==> flow/design.v <==
`timescale 1ns / 1ps
module prob2_parta_(clk,enable,load,up,clr,D,Q,Co);
    input [3:0] D; 
    input clk,enable,load,up,clr;
    output reg [3:0] Q;
    output Co;
    initial begin
        Q <= 0;
    end 
    always @(posedge clk) begin
        if(clr == 0)
            Q<=4'b0000; 
        else begin
            if(load == enable == 1)
                Q <= D; 
            else if (load == 0 && (enable == 1)&&(up == 1)) begin
                if(Q == 4'b1001)
                    Q<=0;
                else
                    Q <= Q+1;
            end 
            else if(load == 0 && (enable == 1)&&(up == 0)) begin
                if(Q == 4'b0000)
                    Q<=4'b1001;
                else
                    Q <= Q-1;
            end
        end
   end
   assign Co = ((enable == 1) && ((up == 1 && (Q == 4'b1001)) || 
               (up == 0 && (Q == 4'b0000))));
endmodule
`timescale 1ns / 1ps
module prob2_partb(clk,enable,load,up,clr,D1,D2,Q1,Q2,Co,counter);
    input[3:0] D1;
    input[3:0] D2;
    input clk,enable,load,up,clr;
    output [7:0] counter;
    output Co;
    output wire[3:0] Q1,Q2;
    wire C1,C2;
    prob2_parta_ first(clk,enable,load,up,clr,D1,Q1,C1);
    prob2_parta_ second(clk,enable,load,up,clr,D2,Q2,C2);
    assign counter = {Q2, Q1};
    assign Co = C2;
endmodule
# == Reports on prob2_partb ==
# What the tools print for prob2_partb, step after step.
# Line numbers count from 1 in the design file above.
# Cell names lack the library's common part.
# A cell with n/a has no value.
# setup
top,prob2_partb
clock,clk
cell_library,sky130hd
corner,tt_025C_1v80

# == Elaborated design ==
# Source: Yosys, flattened and elaborated, memories not mapped. Widths are those after wreduce. Registers that Yosys merges into a memory's read port (data or address) are not register bits. Print and check cells do not count. Equal cells are merged and count once.
# bits
regBits,8
wordCells,32
# classes
n_addsub,4
n_eq,4
muxes,10
logic,2
reduce_and_logical,10
# op_table
operator,n
two-way mux 4 bit,10
adder 4 x 1 -> 4 bit (second input constant),2
subtractor 4 x 1 -> 4 bit (second input constant),2
== test 4 bit (second input constant),2
logical NOT 4 bit,2
logical AND 1 bit,6
nonzero test 3 bit,1
NOT 1 bit,2
== test 1 bit,1
== test 1 bit (second input constant),1
logical OR 1 bit,1

# == Longest topological paths ==
# Longest topological path by Yosys (ltp), each cell counted once; first at word level (registers and memories cut), then after technology mapping (sequential cells cut; the memories' decode and read muxes count).
# logic_depth
depth_word,6
abc_area,0
mapped_depth,7
mapped_depth_nobuf,6

# == After synthesis ==
# The flow's flattened synthesis, as Yosys stat reports it; memories are mapped. The netlist is that of the ABC_AREA named above (0 if unset); the other value can give another one.
# The area totals of this step are shown rounded.
# types
cell,n,type_area_um2
dfxtp_1,8,160.154
buf_4,9,67.565
a21oi_1,8,40.038
a2111oi_2,2,30.029
o21ai_0,6,30.029
a31oi_1,4,25.024
and3_1,4,25.024
buf_2,5,25.024
ha_1,2,25.024
o211ai_1,3,22.522
o211a_1,2,20.019
nand2_1,5,18.768
nand2b_1,3,18.768
a2111oi_0,2,17.517
o221ai_1,2,17.517
xnor2_1,2,17.517
inv_1,4,15.014
and2_1,2,12.512
# Not listed: further types 24, cells in them 27.
# mapped
cell_count,100
mapped_area_um2,780
ff_cells,8
buffers,17
# The figures by module come from a second, unflattened synthesis with its own total; it is not the netlist above.
# unflattened
cells_unflattened,120
area_unflattened_um2,960
# Each row is one instance without its submodules.
# modules
mod,n_inst,cells,mod_area_um2,mod_seq_area_um2
prob2_parta_,2,56,450,80
prob2_partb,1,8,60,0.0

# == Worst setup path after synthesis ==
# OpenSTA on the mapped netlist: ideal clock, no wires. The path of least setup slack (recovery checks aside). Input and output delay are each 20% of the period. Register names are those of the netlist, which keeps one name where synthesis merged equal registers.
# synth_path
path_type,in2out
startpoint,in up
endpoint,out Co
period_ps,2850
input_delay_ps,570
output_delay_ps,570
t_first_pin_ps,570
arrival_time_ps,1495
required_ps,2280
setup_slack_ps,785
delay_ps,925
stages,3
period_less_setup_slack_ps,2065
# "delay_ps" is the arrival time less input delay plus setup time.
# At an output port there is no setup time.
# "stages": output pins that drive a net of the path, with the launching flip-flop's if there is one; two outputs of one cell count as two.
# "period_less_setup_slack_ps" = period - worst setup slack (recovery checks aside). The figure is calculated, with input and output delays left at 20% of the set period.
# Between the ends stands the longest chain of elaborated cells between them, by number of cells; it is not shown to be the way that was timed. Of several equally long chains one is given.
# Each line given opens the expression or statement behind the cell; cells for indexed reads and writes are added by Yosys, which also makes memories of some case tables.
# synth_between
cell_sequence,buf_2 -> or3_1 -> a2111oi_2
elab_chain_cells,4
cells_between,5
cone_classes,1 x logic; 4 x reduce/logical
# synth_lines
item,line_no,source
from (decl),37,"input clk,enable,load,up,clr;"
NOT 1 bit,31,(up == 0 && (Q == 4'b0000))));
logical AND 1 bit,31,
logical OR 1 bit,30,assign Co = ((enable == 1) && ((up == 1 && (Q == 4'b1001)) ||
logical AND 1 bit,30,
to (decl),39,output Co;

# == Timing after layout ==
# Path of least setup slack in the final report of run 1 (OpenROAD, finished layout, wires in). Where an end is a register, its clock arrival counts in the times.
# The path's times are printed in steps of 10 ps; the period is the one set.
# layout_path
path_type,reg2out
startpoint,reg second.Q[3]
endpoint,out Co
period_ps,1530
output_delay_ps,310
t_first_pin_ps,230
arrival_time_ps,1420
required_ps,1220
setup_slack_ps,-190
stages,4
# Between the ends stands the longest chain of elaborated cells between them, by number of cells; it is not shown to be the way that was timed. Of several equally long chains one is given.
# A register here has more assigning lines than the two given.
# layout_between
cell_sequence,dfxtp_2 -> or3_4 -> a2111oi_4 -> buf_2
elab_chain_cells,4
cells_between,6
cone_classes,1 x eq/ne; 5 x reduce/logical
# layout_lines
item,line_no,source
from (decl),5,output reg [3:0] Q;
from (assign),20,Q <= Q+1;
from (assign),26,Q <= Q-1;
== test 4 bit,30,assign Co = ((enable == 1) && ((up == 1 && (Q == 4'b1001)) ||
logical AND 1 bit,30,
logical OR 1 bit,30,
logical AND 1 bit,30,
to (decl),39,output Co;

Memo
Re: implementation data of prob2_partb

2 stored runs of prob2_partb in the flow (synthesis by Yosys, layout by OpenROAD, sky130hd cells), in arbitrary order. Constraints: input delay and output delay 20% of the set period each, output load 0.01 pF.
"worst_path_allowed_less_slack_ps" = time allowed to the worst setup path (clock period - input delay - output delay, where it has them) - its slack; a late launch clock adds to it, a late capture clock takes from it.
"worst_path_allowed_less_slack_ps" is given in steps of 10 ps.
Values from the reports are rounded here.

Run 1, flow files:
==> flow/run.sh <==
#!/bin/bash
# the make line also repeats the synthesis and layout settings of config.mk as NAME=value (left out here)
make -C /OpenROAD-flow-scripts/flow DESIGN_CONFIG=/design/flow/config.mk WORK_HOME=/design/flow/orfs CLKGATE_MAP_FILE= finish
==> flow/config.mk <==
export PLATFORM = sky130hd
export DESIGN_NAME = prob2_partb
export DESIGN_NICKNAME = prob2_partb
export VERILOG_FILES = /design/flow/design.v
export SDC_FILE = /design/flow/constraint.sdc
export NUM_CORES = 4
export LEC_CHECK = 0
export CAP_MARGIN = 20
export CELL_PAD_IN_SITES_DETAIL_PLACEMENT = 2
export CORE_ASPECT_RATIO = 0.73
export CORE_MARGIN = 3
export CORE_UTILIZATION = 27
export CTS_CLUSTER_DIAMETER = 144
export PLACE_DENSITY_LB_ADDON = 0.07
export SETUP_SLACK_MARGIN = -0.04
export SLEW_MARGIN = 30
==> flow/constraint.sdc <==
create_clock -name core_clock -period 1.53 [get_ports {clk}]
set_input_delay 0.3060 -clock core_clock [delete_from_list [all_inputs] [get_ports {clk}]]
set_output_delay 0.3060 -clock core_clock [all_outputs]
set_load 0.01 [all_outputs]

==> results of run 1, as CSV <==
result,value
yosys.chip_area_um2,780
total_die_area_um2,3600
util_frac,0.52
worstSetupSlack_ps,-190
final_setup_tns_ps,-240
final_hold_ws_ps,570
worst_path_allowed_less_slack_ps,1420
timing.worst_path_kind,"reg2out"

Run 2, flow files:
==> flow/run.sh <==
#!/bin/bash
# the make line also repeats the synthesis and layout settings of config.mk as NAME=value (left out here)
make -C /OpenROAD-flow-scripts/flow DESIGN_CONFIG=/design/flow/config.mk WORK_HOME=/design/flow/orfs CLKGATE_MAP_FILE= finish
==> flow/config.mk <==
export PLATFORM = sky130hd
export DESIGN_NAME = prob2_partb
export DESIGN_NICKNAME = prob2_partb
export VERILOG_FILES = /design/flow/design.v
export SDC_FILE = /design/flow/constraint.sdc
export NUM_CORES = 4
export LEC_CHECK = 0
export CAP_MARGIN = 25
export CELL_PAD_IN_SITES_DETAIL_PLACEMENT = 2
export CELL_PAD_IN_SITES_GLOBAL_PLACEMENT = 0
export CORE_MARGIN = 2
export CORE_UTILIZATION = 33
export CTS_CLUSTER_SIZE = 56
export PLACE_DENSITY_LB_ADDON = 0.27
export SLEW_MARGIN = 20
export TNS_END_PERCENT = 95
==> flow/constraint.sdc <==
create_clock -name core_clock -period 1.97 [get_ports {clk}]
set_input_delay 0.3940 -clock core_clock [delete_from_list [all_inputs] [get_ports {clk}]]
set_output_delay 0.3940 -clock core_clock [all_outputs]
set_load 0.01 [all_outputs]

==> results of run 2, as CSV <==
result,value
yosys.chip_area_um2,780
total_die_area_um2,2800
util_frac,0.56
worstSetupSlack_ps,-120
final_setup_tns_ps,-200
final_hold_ws_ps,730
worst_path_allowed_less_slack_ps,1700
timing.worst_path_kind,"in2reg"
